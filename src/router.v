==> flow/design.v <==
`timescale 1ns/1ps
module base10_alu #(
  parameter LAT_DEC = 1,   
  parameter LAT_BIN = 6,   
  parameter LAT_DUO = 6    
)(
  input  wire        clk,
  input  wire        rst,
  input  wire        start,
  input  wire [3:0]  opcode,
  input  wire [15:0] a,
  input  wire [15:0] b,
  output reg         busy,
  output reg         done,
  output reg  [31:0] result
);
  reg [7:0] countdown;
  wire [7:0] lat_sel =
      ((opcode>=4'd3) && (opcode<=4'd5)) ? LAT_DEC :
      ((opcode<=4'd2) ? LAT_BIN : LAT_DUO);
  wire [31:0] res_bin =
      (opcode==4'd0)   ? (a + b) :
      (opcode==4'd1)   ? (a - b) :
      (opcode==4'd2)   ? (a * b) :
      (opcode==4'd3)   ? (a + b) :
      (opcode==4'd4)   ? (a - b) :
      (opcode==4'd5) ? (a * 16'd10) :
      (opcode==4'd6) ? (a + b) :
      (opcode==4'd7) ? (a - b) :
      (opcode==4'd8)  ? (a * 16'd3) : 32'd0;
  always @(posedge clk) begin
    if (rst) begin
      busy <= 1'b0; done <= 1'b0; countdown <= 8'd0; result <= 32'd0;
    end else begin
      done <= 1'b0;
      if (start && !busy) begin
        busy      <= 1'b1;
        countdown <= (lat_sel==0) ? 1 : lat_sel;
      end else if (busy) begin
        if (countdown > 8'd1) begin
          countdown <= countdown - 8'd1;
        end else begin
          busy   <= 1'b0;
          done   <= 1'b1;
          result <= res_bin;
        end
      end
    end
  end
endmodule
`timescale 1ns/1ps
module base12_alu #(
  parameter LAT_DUO = 1,   
  parameter LAT_BIN = 6,   
  parameter LAT_DEC = 8    
)(
  input  wire        clk,
  input  wire        rst,
  input  wire        start,
  input  wire [3:0]  opcode,
  input  wire [15:0] a,
  input  wire [15:0] b,
  output reg         busy,
  output reg         done,
  output reg  [31:0] result
);
  reg [7:0] countdown;
  wire [7:0] lat_sel =
      ((opcode>=4'd6) && (opcode<=4'd8)) ? LAT_DUO :
      ((opcode<=4'd2) ? LAT_BIN : LAT_DEC);
  wire [31:0] res_bin =
      (opcode==4'd0)   ? (a + b) :
      (opcode==4'd1)   ? (a - b) :
      (opcode==4'd2)   ? (a * b) :
      (opcode==4'd3)   ? (a + b) :
      (opcode==4'd4)   ? (a - b) :
      (opcode==4'd5) ? (a * 16'd10) :
      (opcode==4'd6) ? (a + b) :
      (opcode==4'd7) ? (a - b) :
      (opcode==4'd8)  ? (a * 16'd3) : 32'd0;
  always @(posedge clk) begin
    if (rst) begin
      busy <= 1'b0; done <= 1'b0; countdown <= 8'd0; result <= 32'd0;
    end else begin
      done <= 1'b0;
      if (start && !busy) begin
        busy      <= 1'b1;
        countdown <= (lat_sel==0) ? 1 : lat_sel;
      end else if (busy) begin
        if (countdown > 8'd1) begin
          countdown <= countdown - 8'd1;
        end else begin
          busy   <= 1'b0;
          done   <= 1'b1;
          result <= res_bin;
        end
      end
    end
  end
endmodule
`timescale 1ns/1ps
module base2_alu #(
  parameter LAT_BIN = 1,   
  parameter LAT_DEC = 8,   
  parameter LAT_DUO = 6    
)(
  input  wire        clk,
  input  wire        rst,
  input  wire        start,
  input  wire [3:0]  opcode,
  input  wire [15:0] a,
  input  wire [15:0] b,
  output reg         busy,
  output reg         done,
  output reg  [31:0] result
);
  reg [7:0] countdown;
  wire [7:0] lat_sel =
      (opcode <= 4'd2) ? LAT_BIN :
      ((opcode <= 4'd5) ? LAT_DEC : LAT_DUO);
  wire [31:0] res_bin =
      (opcode==4'd0)   ? (a + b) :
      (opcode==4'd1)   ? (a - b) :
      (opcode==4'd2)   ? (a * b) :
      (opcode==4'd3)   ? (a + b) :
      (opcode==4'd4)   ? (a - b) :
      (opcode==4'd5) ? (a * 16'd10) :
      (opcode==4'd6) ? (a + b) :
      (opcode==4'd7) ? (a - b) :
      (opcode==4'd8)  ? (a * 16'd3) : 32'd0;
  always @(posedge clk) begin
    if (rst) begin
      busy <= 1'b0; done <= 1'b0; countdown <= 8'd0; result <= 32'd0;
    end else begin
      done <= 1'b0;
      if (start && !busy) begin
        busy      <= 1'b1;
        countdown <= (lat_sel==0) ? 1 : lat_sel;
      end else if (busy) begin
        if (countdown > 8'd1) begin
          countdown <= countdown - 8'd1;
        end else begin
          busy   <= 1'b0;
          done   <= 1'b1;
          result <= res_bin;
        end
      end
    end
  end
endmodule
`timescale 1ns/1ps
module router #(
  parameter B2_LAT_BIN  = 1, B2_LAT_DEC  = 8, B2_LAT_DUO  = 6,
  parameter B10_LAT_DEC = 1, B10_LAT_BIN = 6, B10_LAT_DUO = 6,
  parameter B12_LAT_DUO = 1, B12_LAT_BIN = 6, B12_LAT_DEC = 8
)(
  input  wire        clk,
  input  wire        rst,
  input  wire        start,
  input  wire [1:0]  cond_sel,
  input  wire [3:0]  opcode,
  input  wire [15:0] op_a,
  input  wire [15:0] op_b,
  output reg         busy,
  output reg         done,
  output reg  [31:0] result
);
  wire [1:0] forced =
      (cond_sel==2'd0) ? 2'd0 :
      (cond_sel==2'd1) ? 2'd1 :
      (cond_sel==2'd2) ? 2'd2 : 2'd3;
  wire [1:0] routed =
      (forced!=2'd3) ? forced :
      (opcode <= 4'd2)     ? 2'd0 :
      (opcode <= 4'd5)   ? 2'd1 :
                                    2'd2;
  reg  start_b2, start_b10, start_b12;
  wire busy_b2, done_b2;   wire [31:0] res_b2;
  wire busy_b10, done_b10; wire [31:0] res_b10;
  wire busy_b12, done_b12; wire [31:0] res_b12;
  base2_alu #(.LAT_BIN(B2_LAT_BIN), .LAT_DEC(B2_LAT_DEC), .LAT_DUO(B2_LAT_DUO)) u_b2(
    .clk(clk), .rst(rst), .start(start_b2), .opcode(opcode), .a(op_a), .b(op_b),
    .busy(busy_b2), .done(done_b2), .result(res_b2)
  );
  base10_alu #(.LAT_DEC(B10_LAT_DEC), .LAT_BIN(B10_LAT_BIN), .LAT_DUO(B10_LAT_DUO)) u_b10(
    .clk(clk), .rst(rst), .start(start_b10), .opcode(opcode), .a(op_a), .b(op_b),
    .busy(busy_b10), .done(done_b10), .result(res_b10)
  );
  base12_alu #(.LAT_DUO(B12_LAT_DUO), .LAT_BIN(B12_LAT_BIN), .LAT_DEC(B12_LAT_DEC)) u_b12(
    .clk(clk), .rst(rst), .start(start_b12), .opcode(opcode), .a(op_a), .b(op_b),
    .busy(busy_b12), .done(done_b12), .result(res_b12)
  );
  localparam S_IDLE=0, S_RUN=1, S_WAIT=2;
  reg [1:0] st;
  always @(posedge clk) begin
    if (rst) begin
      st <= S_IDLE; busy <= 1'b0; done <= 1'b0;
      start_b2 <= 1'b0; start_b10 <= 1'b0; start_b12 <= 1'b0;
      result <= 32'd0;
    end else begin
      done <= 1'b0;
      start_b2 <= 1'b0; start_b10 <= 1'b0; start_b12 <= 1'b0;
      case (st)
        S_IDLE: begin
          if (start) begin
            busy <= 1'b1;
            if (routed==2'd0) start_b2  <= 1'b1;
            if (routed==2'd1) start_b10 <= 1'b1;
            if (routed==2'd2) start_b12 <= 1'b1;
            st <= S_WAIT;
          end
        end
        S_WAIT: begin
          if ( (routed==2'd0 && done_b2) ||
               (routed==2'd1 && done_b10) ||
               (routed==2'd2 && done_b12) ) begin
            result <= (routed==2'd0) ? res_b2 : (routed==2'd1 ? res_b10 : res_b12);
            done   <= 1'b1;
            busy   <= 1'b0;
            st     <= S_IDLE;
          end
        end
        default: st <= S_IDLE;
      endcase
    end
  end
endmodule
# Reports on router

The steps from the RTL of router to its reports follow in flow order.
Lines are those of the file above, counted from 1.
Library cell names are shortened.
The mark - stands for no value.

Design top: router
Clock: clk
Cell library: sky130hd
Timing corner: tt_025C_1v80

# Elaborated design

Source: Yosys, flattened and elaborated, memories not mapped. Widths are those after wreduce. Registers that Yosys merges into a memory's read port (data or address) are not register bits. Print and check cells do not count. Equal cells are merged and count once.

$add $sub $neg: 5
$mul: 3
Order comparisons: 8
Eq/ne operators: 16
Mux-type cells: 56
Bitwise operators: 12
Reductions and logical operators: 41

Operator list:

| kind                                                           | count |
| multiplier 16 x 16 -> 32 bit                                   | 1 |
| 2-to-1 mux 32 bit                                              | 11 |
| 2-to-1 mux 8 bit                                               | 14 |
| multiplier 16 x 3 -> 19 bit (second input constant)            | 1 |
| multiplier 16 x 2 -> 18 bit (second input constant)            | 1 |
| subtractor 8 x 1 -> 8 bit (second input constant)              | 3 |
| greater-than comparator 8 x 1 -> 1 bit (second input constant) | 3 |
| zero test 8 bit                                                | 3 |
| 2-to-1 mux 1 bit                                               | 19 |
| adder 16 x 16 -> 17 bit                                        | 1 |
| subtractor 16 x 16 -> 17 bit                                   | 1 |
| == test 4 x 3 -> 1 bit (second input constant)                 | 4 |
| nonzero test 2 bit                                             | 7 |
| 2-to-1 mux 2 bit                                               | 7 |
| NOT 1 bit                                                      | 12 |
| AND reduction 3 bit                                            | 4 |
| OR reduction 3 bit                                             | 4 |
| AND reduction 2 bit                                            | 5 |
| logical AND 1 bit                                              | 8 |
| == test 4 x 2 -> 1 bit (second input constant)                 | 2 |
| 2-to-1 mux 4 bit                                               | 2 |
| == test 2 bit (second input constant)                          | 3 |
| != test 2 bit (second input constant)                          | 3 |
| zero test 2 bit                                                | 3 |
| == test 2 x 1 -> 1 bit (second input constant)                 | 2 |
| == test 4 x 1 -> 1 bit (second input constant)                 | 1 |
| >= comparator 4 x 2 -> 1 bit (second input constant)           | 1 |
| <= comparator 4 x 2 -> 1 bit (second input constant)           | 1 |

Not listed: further kinds 11, cells in them 14.

Flip-flop bits (word level): 165
Input port bits: 41
Output and inout bits: 34
Elaborated cells: 160

# Depth

Yosys ltp: most cells in a row. Word level: on the elaborated netlist, between registers, memories and ports. Mapped: between sequential cells and ports; inverters and the memories' decode and read muxes count.

Depth in word-level cells: 12
ABC_AREA: 0
Gate-level depth with buffers: 25
Gate-level depth less buffers: 24

# Mapped cells and area

Source: synth_stat.txt of the flow (Yosys; design flattened, memories mapped). It holds for the ABC_AREA given above (unset counts as 0); a run with the other value may have another netlist.

Cells by type:

| cell type | count | area in all (µm²) |
| fa_1      | 198   | 3.96E+03 |
| dfxtp_1   | 165   | 3.3E+03 |
| ha_1      | 186   | 2.33E+03 |
| inv_1     | 288   | 1.08E+03 |
| nand2_1   | 258   | 968.429 |
| a21oi_1   | 166   | 830.797 |
| nor2_1    | 187   | 701.923 |
| and2_1    | 98    | 613.088 |
| o21ai_0   | 107   | 535.514 |
| a22o_1    | 61    | 534.262 |
| xnor2_1   | 56    | 490.47 |
| a211oi_1  | 64    | 480.461 |
| clkbuf_1  | 93    | 349.085 |
| a21o_1    | 31    | 232.723 |
| xor2_1    | 25    | 218.96 |
| nor3_1    | 41    | 205.197 |
| o21a_1    | 23    | 172.666 |
| nand2b_1  | 23    | 143.888 |

Not listed: further types 72, cells in them 314.

Cells in the netlist: 2384
Mapped area: 19502.5 µm²
Flip-flop cells: 165
Buffer cells: 120

The figures by module come from a second, unflattened synthesis with its own total; it is not the netlist above.

Cells (unflattened synthesis): 5529
Area total of the unflattened synthesis: 44889.3 µm²

Each row is one instance without its submodules.

Modules:

| module     | instances | cells | area (µm²) | sequential area (µm²) |
| base12_alu | 1         | 1795  | 14410.1    | 840.8 |
| base10_alu | 1         | 1762  | 14305.0    | 840.8 |
| base2_alu  | 1         | 1786  | 14212.4    | 840.8 |
| router     | 1         | 186   | 1961.9     | 780.7 |

# Path before layout

OpenSTA on the mapped netlist: ideal clock, no wires. The path of least setup slack (recovery checks aside). Input and output delay are each 20% of the period. Register names are those of the netlist, which keeps one name where synthesis merged equal registers.

Kind: input to register
From: input op_a[15]
To: register u_b12.result[31]
Clock period: 7.07 ns
Input delay: 1.414 ns
Launch time at the first pin: 1.414 ns
Data arrival time: 7.102 ns
Required time: 6.953 ns
Path slack: -0.149 ns
Path delay: 5.805 ns
Stages: 22
Buffers on the path: 2
Synthesis period reached: 7.219 ns

"path delay" = arrival - input delay + setup time.
"stages": output pins that drive a net of the path, with the launching flip-flop's if there is one; two outputs of one cell count as two.
"synthesis period reached" is the clock period less the worst setup slack; recovery checks do not enter. This is arithmetic on one report: input and output delays are still those of the set period (20% each).
Between the ends stands the longest chain of elaborated cells between them, by number of cells; it is not shown to be the way that was timed. Of several equally long chains one is given.
A line is the first line of the expression or statement that the cell stems from. Yosys adds cells for indexed reads and writes and turns some case tables into memories.

Cell sequence: clkbuf_1 > clkbuf_1 > nand2_1 > fa_1 > fa_1 > inv_1 > fa_1 > fa_1 > fa_1 > inv_1 > fa_1 > inv_1 > ha_1 > a21o_1 > a21o_1 > a221oi_1 > a211oi_1 > nor3_1 > o31a_1 > nor3_1 > nand3b_1 > a22o_1
Cells in the longest elaborated chain: 9

Ends and longest elaborated chain, after synthesis:

| what                         | RTL line | text |
| start, declared              | 162      | `input  wire [15:0] op_a,` |
| subtractor 16 x 16 -> 17 bit | 79       | `(opcode==4'd7) ? (a - b) :` |
| 2-to-1 mux 32 bit            | 79       |  |
| 2-to-1 mux 32 bit            | 78       | `(opcode==4'd6) ? (a + b) :` |
| 2-to-1 mux 32 bit            | 77       | `(opcode==4'd5) ? (a * 16'd10) :` |
| 2-to-1 mux 32 bit            | 76       | `(opcode==4'd4)   ? (a - b) :` |
| 2-to-1 mux 32 bit            | 75       | `(opcode==4'd3)   ? (a + b) :` |
| 2-to-1 mux 32 bit            | 74       | `(opcode==4'd2)   ? (a * b) :` |
| 2-to-1 mux 32 bit            | 73       | `(opcode==4'd1)   ? (a - b) :` |
| 2-to-1 mux 32 bit            | 72       | `(opcode==4'd0)   ? (a + b) :` |
| end, assigned                | 83       | `busy <= 1'b0; done <= 1'b0; countdown <= 8'd0; result <= 32'd0;` |
| end, assigned                | 95       | `result <= res_bin;` |
| end, declared                | 65       | `output reg  [31:0] result` |

# Worst path after layout

From the final timing report of flow run A: the path of least setup slack in the routed layout; clock arrival at registers is part of the times.

Kind: input to register
From: input op_b[9]
To: register u_b10.result[31]
Clock period: 6.99 ns
Input delay: 1.40 ns
Launch time at the first pin: 1.40 ns
Data arrival time: 7.30 ns
Required time: 7.32 ns
Path slack: 0.02 ns
Stages: 25
Buffers on the path: 4

Between the ends stands the longest chain of elaborated cells between them, by number of cells; it is not shown to be the way that was timed. Of several equally long chains one is given.

Cell sequence: dlygate4sd2_1 > buf_6 > buf_6 > ha_4 > inv_2 > fa_1 > fa_1 > inv_2 > fa_1 > fa_1 > fa_1 > inv_1 > fa_1 > inv_2 > ha_4 > nand4_1 > nor2_2 > o211ai_1 > buf_4 > a211oi_4 > nor3_4 > o31a_1 > o21ai_1 > nand3b_1 > a22o_1
Cells in the longest elaborated chain: 9

Ends and longest elaborated chain, after layout:

| what                         | RTL line | text |
| start, declared              | 163      | `input  wire [15:0] op_b,` |
| subtractor 16 x 16 -> 17 bit | 29       | `(opcode==4'd7) ? (a - b) :` |
| 2-to-1 mux 32 bit            | 29       |  |
| 2-to-1 mux 32 bit            | 28       | `(opcode==4'd6) ? (a + b) :` |
| 2-to-1 mux 32 bit            | 27       | `(opcode==4'd5) ? (a * 16'd10) :` |
| 2-to-1 mux 32 bit            | 26       | `(opcode==4'd4)   ? (a - b) :` |
| 2-to-1 mux 32 bit            | 25       | `(opcode==4'd3)   ? (a + b) :` |
| 2-to-1 mux 32 bit            | 24       | `(opcode==4'd2)   ? (a * b) :` |
| 2-to-1 mux 32 bit            | 23       | `(opcode==4'd1)   ? (a - b) :` |
| 2-to-1 mux 32 bit            | 22       | `(opcode==4'd0)   ? (a + b) :` |
| end, assigned                | 33       | `busy <= 1'b0; done <= 1'b0; countdown <= 8'd0; result <= 32'd0;` |
| end, assigned                | 45       | `result <= res_bin;` |
| end, declared                | 15       | `output reg  [31:0] result` |

Wiki page: router / flow data

Below are 2 stored runs of the flow (Yosys, OpenROAD; platform sky130hd) on router, each with its settings and what was measured, unordered. Constraints: input delay and output delay 20% of the set period each, output load 0.01 pF.
"period achieved" is the run's clock period less its worst setup slack. It is reckoned from that one timing run; input and output delays stay at 20% of the period that was set.
"critical setup path time": the worst setup path's part of the clock period (all of it between registers, 20% less for each end at a port) less its slack. A launch clock that arrives late makes it longer, a capture clock that arrives late makes it shorter.
"overall power" is the tool's figure for a default switching activity; nothing was simulated.
Settings: - = not set for that run.

| name                                         | flow run A        | flow run B        |
| period_ns                                    | 6.99              | 8.05              |
| CAP_MARGIN                                   | 20                | 20                |
| CORE_MARGIN                                  | 2                 | 2                 |
| CORE_UTILIZATION                             | 40                | 33                |
| SLEW_MARGIN                                  | 20                | 20                |
| SETUP_SLACK_MARGIN                           | -                 | -0.25             |
| PLACE_DENSITY                                | -                 | 0.38              |
| CELL_PAD_IN_SITES_GLOBAL_PLACEMENT           | -                 | 1                 |
| GPL_TIMING_DRIVEN                            | -                 | 0                 |
| CTS_CLUSTER_DIAMETER                         | -                 | 145               |
| utilization after routing (%)                | 50.4              | 37.6              |
| synthesized cell area (µm²)                  | 19502.5           | 19502.5           |
| setup TNS (ns)                               | 0.000             | -0.224            |
| standard-cell area of the final layout (µm²) | 24164.4           | 22038.6           |
| critical setup path time (ns)                | 5.57              | 6.52              |
| worst path kind                              | input to register | input to register |
| area inside the die boundary (µm²)           | 50537.3           | 61058.4           |
| period achieved (ns)                         | 6.967             | 8.131             |
| overall power (mW)                           | 11.569            | 7.625             |
| final worst hold slack (ns)                  | 0.451             | 0.452             |
| worst slack on setup checks (ns)             | 0.023             | -0.081            |
